==> flow/design.v <==
module data_memory(input clk, write1, write2,
                   input [31:0] addr1, addr2,
                   input [31:0] write_data1, write_data2,
                   output [31:0] read_data1, read_data2);
  reg [31:0] ram [0:63];  
  always @(negedge clk) begin
    if((addr1 == addr2) & write1 & write2) ram[addr2[31:2]] <= write_data2;
    else begin
      if(write1) ram[addr1[31:2]] <= write_data1;
      if(write2) ram[addr2[31:2]] <= write_data2;
    end
  end
  assign read_data1 = ram[addr1[31:2]];
  assign read_data2 = ram[addr2[31:2]];
endmodule
# Tool chain data of data_memory
# Tool output for the design above, in the order of the flow.
# Line numbers count from 1 in the design file above.
# Operators: Yosys type, input widths -> output width; for muxes data width and select width s.
# Cell names lack the library's common part.
# The mark n/a stands for no value.
# inputs
design	data_memory
clock	clk
lib	sky130hd
corner	tt_025C_1v80

# Word-level counts
# Source: Yosys, flattened and elaborated, memories not mapped. Widths are those after wreduce; folded enables and synchronous resets count as part of the registers. Registers that Yosys merges into a memory's read port (data or address) are not register bits. Print and check cells do not count. Equal cells are merged and count once.
# Yosys's memory passes give these memory sizes; they may raise the number of words (mostly to a power of two), join words into wider ones and drop unused or constant bits.
# bits
regBits	0
ram_bits	2048
memories	1
in_bits	131
# classes
equal	2
n_mux	13
logic	6
# memory_table
name	words	word_bits	rd	wr	line_no	text
ram	64	32	2	2	5	reg [31:0] ram [0:63];
# ops
cell	count
$mux 32	6
$eq 32x32->1	1
$mux 6	2
$eq 6x6->1	1
$mux 1	5
$and 1x1->1	4
$or 1x1->1	1
$not 1->1	1

# Longest topological paths
# Depth = most cells in a row (Yosys ltp): at word level without a register or memory, in the mapped netlist without a sequential cell, where the memories' decode and read muxes count.
# depth
word_depth	8
ABC_AREA	0
mapped_depth	10

# Mapped cells and area
# Source: synth_stat.txt of the flow (Yosys; design flattened, memories mapped). It holds for the ABC_AREA given above (unset counts as 0); a run with the other value may have another netlist.
# by_type
cell	count	type_area_um2
edfxtp_1	2048	6.15E+04
mux2_2	2025	2.28E+04
mux4_2	444	9999.59
mux2i_1	637	6.38E+03
a221oi_1	455	3.99E+03
clkbuf_1	751	2.82E+03
o21ai_0	331	1.66E+03
buf_6	144	1.62E+03
o22a_1	145	1.27E+03
a22oi_1	156	1.17E+03
o22ai_1	168	1.05E+03
a22o_1	83	726.947
a221o_1	62	620.595
buf_1	156	585.562
buf_2	102	510.49
nand2_1	124	465.446
mux2_4	29	435.418
nor2_1	104	390.374
# Not listed: further types 47, cells in them 385.
# synth_totals
stdcells	8349
yosys_area_um2	120769.6
seq_area_um2	61499.0
ffs	2048

# Top module data_memory; platform sky130hd; tools Yosys and OpenROAD; 2 stored runs in no particular order. Input and output delays are each 20% of the period that was set; the output load is 0.01 pF.
# By "fin_power_uw" is meant OpenSTA's value without simulated activity: inputs other than the clock are taken to toggle once in ten clock periods, and the tool carries that through the logic.
# Settings: . = not set for that run.
item,job 1,job 2
period_ns,28.9,15.8
CAP_MARGIN,20,30
CORE_MARGIN,2,2
CORE_UTILIZATION,40,48
SLEW_MARGIN,20,20
PLACE_DENSITY_LB_ADDON,.,0.25
CELL_PAD_IN_SITES_DETAIL_PLACEMENT,.,0
GPL_TIMING_DRIVEN,.,1
GPL_ROUTABILITY_DRIVEN,.,0
CTS_CLUSTER_SIZE,.,82
CTS_CLUSTER_DIAMETER,.,103
MIN_ROUTING_LAYER,.,met1
MAX_ROUTING_LAYER,.,met4
fin_power_uw,8496,12970
finish.stdcell_area_um2,140008.0,136671.0
holdWs_ns,13.010,7.979
design.die.area_um2,306335.0,255631.0
synthesis_area_um2,120769.6,120769.6
fin_tns_ns,0.000,0.000
utilization_frac,0.467,0.545
worst_setup_slack_ns,4.348,0.556
